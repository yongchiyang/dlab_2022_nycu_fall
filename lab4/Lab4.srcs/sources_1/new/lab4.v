==> flow/design.v <==
`timescale 1ns / 1ps
module debouncing_3(input clk, input b_in, output reg b_out);
    reg [31:0] count;
    always@(posedge clk) begin
        if(!b_in)begin
            b_out <= 1'b0;
            count = 0;
        end
        else begin
            if(count < 32'd700000)begin
                count = count + 1;
                b_out = 0;
            end
            else begin
                b_out = 1;
            end
        end
    end
endmodule
module lab4(
  input  clk,             
  input  reset_n,         
  input  [3:0] usr_btn,   
  output [3:0] usr_led    
);
wire [3:0] usr_btn_o;
wire reset_o;
debouncing_3 d1 (clk, usr_btn[0], usr_btn_o[0]);
debouncing_3 d2 (clk, usr_btn[1], usr_btn_o[1]);
debouncing_3 d3 (clk, usr_btn[2], usr_btn_o[2]);
debouncing_3 d4 (clk, usr_btn[3], usr_btn_o[3]);
debouncing_3 d5 (clk, reset_n,  reset_o);
reg [3:0] counter;  
reg [3:0] brightness;   
reg out_bri;  
integer count;  
reg [3:0] btn_n;
reg [3:0] btn_old;
reg bbtn_old;
reg bbtn_r;
wire button;
assign button = | usr_btn_o;
always@(posedge clk, negedge reset_o)begin
if(!reset_o)begin
    counter <= 4'b0000;
    brightness <= 3'b010;
    btn_old <= 1'b0;
end
else begin
    if(bbtn_old != button && button == 1'b1)
        bbtn_r <= 1'b1;
    else
        bbtn_r <= 1'b0;
    bbtn_old <= button;
    if(bbtn_r)begin
    if(usr_btn_o[0])begin
        if(counter == 4'b1000)
            counter <= 4'b1000;
        else
            counter <= counter - 4'd1;
    end
    if(usr_btn_o[1])begin
        if(counter == 4'b0111)
            counter <= 4'b0111;
        else    
            counter <= counter + 4'd1;
    end
    if(usr_btn_o[2])begin
        if(brightness == 3'b000)
            brightness <= 3'b000;
        else 
            brightness <= brightness - 3'd1;
    end
    if(usr_btn_o[3])begin
         if(brightness == 3'b100)
            brightness <= 3'b100;
        else
            brightness <= brightness + 3'd1;
    end
    end
    if(count == 0)
            count <= 1000000;
    if(brightness == 3'b000)begin
        if(count > 50000)
            out_bri <= 1'b0;
         else
            out_bri <= 1'b1;
    end
    else if(brightness == 3'b001)begin
        if(count > 250000)
            out_bri <= 1'b0;
        else
            out_bri <= 1'b1;
    end
    else if(brightness == 3'b010)begin
        if(count > 500000)
            out_bri <= 1'b0;
        else
            out_bri <= 1'b1;
    end
    else if(brightness == 3'b011)begin
        if(count > 750000)
            out_bri <= 1'b0;
        else
            out_bri <= 1'b1;
    end
    else if(brightness == 3'b100)begin 
        out_bri<= 1'b1;
    end
    count = count - 1;
end
end
assign usr_led = counter & {4{out_bri}};
endmodule
# Tool chain data of lab4
# What the tools print for lab4, step after step.
# Line numbers count from 1 in the design file above.
# Operators: Yosys type, input widths -> output width; for muxes data width and select width s.
# The mark -- stands for no value.
# design
top,lab4
clock,clk
cell_library,sky130hd
lib_corner,tt_025C_1v80

# After elaboration
# Yosys after proc, flatten, opt, wreduce and memory -nomap, before mapping. Memory bits, and registers merged into a memory's read port (data or address), are not among the register bits. Print and check cells are not counted. Equal cells are merged and count once.
# word_totals
register_bits,208
in_bits,6
output_inout_bits,4
elab_cells,75
# op_classes
add_sub_neg,10
n_cmp,9
eq_ne,7
mux,23
bitwise,1
reduce_logical,9
# ops
operator,n
$add 32x1->32 const B,5
$lt 32x20->1 const B,5
$gt 32x17->1 const B,1
$gt 32x19->1 const B,1
$sub 32x2->32 const B,1
$gt 32x20->1 const B,1
$gt 32x21->1 const B,1
$mux 4,8
$mux 1,15
$add 4x1->4 const B,2
$sub 4x1->4 const B,2
$eq 4x2->1 const B,2
$eq 4x3->1 const B,2
$reduce_and 2->1,3
$reduce_bool 5->1,1
$reduce_bool 2->1,2
$eq 4x1->1 const B,1
$eq 4x4->1 const B,1
$and 4x4->4,1
$logic_not 4->1,1
$reduce_or 4->1,1
$ne 1x1->1,1
$logic_and 1x1->1,1

# Logic depth
# Depth = most cells in a row (Yosys ltp): at word level without a register or memory, in the mapped netlist without a sequential cell, where the memories' decode and read muxes count.
# logic_depth
word_depth,6
abc_area,0
ltp_mapped,7
ltp_nobuf,7

# Mapped cells and area
# Yosys stat after the flow's synthesis: flattened, memories mapped to cells. It holds for the ABC_AREA given above (unset counts as 0); a run with the other value may have another netlist.
# synth_totals
cells,962
yosys_area_um2,9415.3
ff_cells,208
# types
type,n,type_area_um2
sky130_fd_sc_hd__dfxtp_1,165,3.3E+03
sky130_fd_sc_hd__edfxtp_1,35,1.05E+03
sky130_fd_sc_hd__and2_1,138,863.328
sky130_fd_sc_hd__xnor2_1,59,516.746
sky130_fd_sc_hd__xor2_1,40,350.336
sky130_fd_sc_hd__nand2_1,58,217.709
sky130_fd_sc_hd__nand4_1,33,206.448
sky130_fd_sc_hd__nand3_1,39,195.187
sky130_fd_sc_hd__nor4_1,30,187.68
sky130_fd_sc_hd__dfrtp_1,7,175.168
sky130_fd_sc_hd__ha_1,13,162.656
sky130_fd_sc_hd__nor2_1,41,153.898
sky130_fd_sc_hd__o21ai_0,26,130.125
sky130_fd_sc_hd__or3_1,20,125.12
sky130_fd_sc_hd__a21boi_0,16,120.115
sky130_fd_sc_hd__clkbuf_1,31,116.362
sky130_fd_sc_hd__nor2b_1,17,106.352
sky130_fd_sc_hd__a21oi_1,21,105.101
# Not listed: further types 53, cells in them 173.
# By module: a second synthesis without flattening, with its own total; a netlist apart from the flattened one above.
# hier_totals
cells_unflattened,1030
area_unflattened_um2,9863.2
# Rows give one instance, submodules left out.
# by_module
module,instances,cells,area_um2,mod_seq_area_um2
debouncing_3,5,154,1440.1,660.6
lab4,1,260,2662.6,1252.5

# Timing after synthesis
# Path of least setup slack by OpenSTA after synthesis, without wires, with an ideal clock, recovery checks aside; 20% of the period is set as input and as output delay. Where synthesis merged equal registers, the netlist keeps one of their names.
# synth_timing
path_type,register to register
start,register count[14]
end,register count[23]
period_ps,2460
launch_ps,0
arrival_ps,2134
path_slack_ps,60
path_delay_ps,2400
path_stages,7
synth_period_reached_ps,2400
# "path_delay_ps" is the arrival time less input delay plus setup time.
# "path_stages": output pins that drive a net of the path, with the launching flip-flop's if there is one; two outputs of one cell count as two.
# "synth_period_reached_ps" is the clock period less the worst setup slack; recovery checks do not enter. This is arithmetic on one report: input and output delays are still those of the set period (20% each).
# Between the ends stands the longest chain of elaborated cells between them, by number of cells; it is not shown to be the way that was timed. Of several equally long chains one is given.
# Each line given opens the expression or statement behind the cell; cells for indexed reads and writes are added by Yosys, which also makes memories of some case tables.
# synth_between
path_cell_list,sky130_fd_sc_hd__edfxtp_1 -> sky130_fd_sc_hd__buf_6 -> sky130_fd_sc_hd__or4_4 -> sky130_fd_sc_hd__or4_4 -> sky130_fd_sc_hd__or3_4 -> sky130_fd_sc_hd__nor4_4 -> sky130_fd_sc_hd__xor2_1
elab_chain_cells,1
cells_between,1
cone_lines,1
# synth_rtl
element,line_no,source
from (decl),36,integer count;
from (assign),82,count <= 1000000;
from (assign),110,count = count - 1;
$sub 32x2->32,110,
to (assign),82,
to (assign),110,
to (decl),36,

# Timing after layout
# From the final timing report of run 1: the path of least setup slack in the routed layout; clock arrival at registers is part of the times.
# The report prints the path's times to 10 ps; the period is as set.
# layout_timing
path_type,register to register
start,register count[14]
end,register count[27]
period_ps,3020
launch_ps,490
arrival_ps,2600
path_slack_ps,660
path_stages,7
# Between the ends stands the longest chain of elaborated cells between them, by number of cells; it is not shown to be the way that was timed. Of several equally long chains one is given.
# layout_between
path_cell_list,sky130_fd_sc_hd__edfxtp_1 -> sky130_fd_sc_hd__or4_4 -> sky130_fd_sc_hd__or4_4 -> sky130_fd_sc_hd__nor3_4 -> sky130_fd_sc_hd__nand2_2 -> sky130_fd_sc_hd__nor4_4 -> sky130_fd_sc_hd__xor2_1
elab_chain_cells,1
cells_between,1
cone_lines,1
# layout_rtl
element,line_no,source
from (decl),36,integer count;
from (assign),82,count <= 1000000;
from (assign),110,count = count - 1;
$sub 32x2->32,110,
to (assign),82,
to (assign),110,
to (decl),36,

# Record of 2 stored runs of the RTL-to-layout flow on lab4, platform sky130hd. The runs are unordered. Constraints: input delay and output delay 20% of the set period each, output load 0.01 pF.
# "period_reached_ps" = clock period - worst setup slack. The figure is calculated, with input and output delays left at 20% of the set period.
# "timing.worst_path_ps" means the part of the period allowed to the worst setup path (the constraints hold back 20% at inputs and 20% at outputs) less its slack; where the path has registers, the arrival times of their clocks count too.
# By "power.total_mw" is meant OpenSTA's value without simulated activity: inputs other than the clock are taken to toggle once in ten clock periods, and the tool carries that through the logic.
# "timing.worst_path_ps" is known to 10 ps.
# Among the settings, - means not set for that run.
setting or result,run 1,run 2
period_ns,3.02,4.62
CORE_UTILIZATION,65,36
SETUP_SLACK_MARGIN,0.89,-
PLACE_DENSITY_LB_ADDON,0.05,-
TNS_END_PERCENT,65,-
ABC_AREA,0,-
GPL_TIMING_DRIVEN,1,-
CTS_CLUSTER_SIZE,69,38
CAP_MARGIN,20,35
CORE_MARGIN,2,8
SLEW_MARGIN,20,20
PLACE_DENSITY,-,0.39
HOLD_SLACK_MARGIN,-,0.08
CELL_PAD_IN_SITES_DETAIL_PLACEMENT,-,1
CTS_CLUSTER_DIAMETER,-,171
MIN_ROUTING_LAYER,-,met1
synth_chip_area_um2,9415.3,9415.3
die_footprint_um2,15464.2,31584.4
post_route_util_pct,77.1,39.1
fin_ws_ps,657,2036
tns_setup_ps,0,0
power.total_mw,5.764,2.877
period_reached_ps,2363,2584
timing.worst_path_ps,2360,1660
path_kind,register to register,register to output
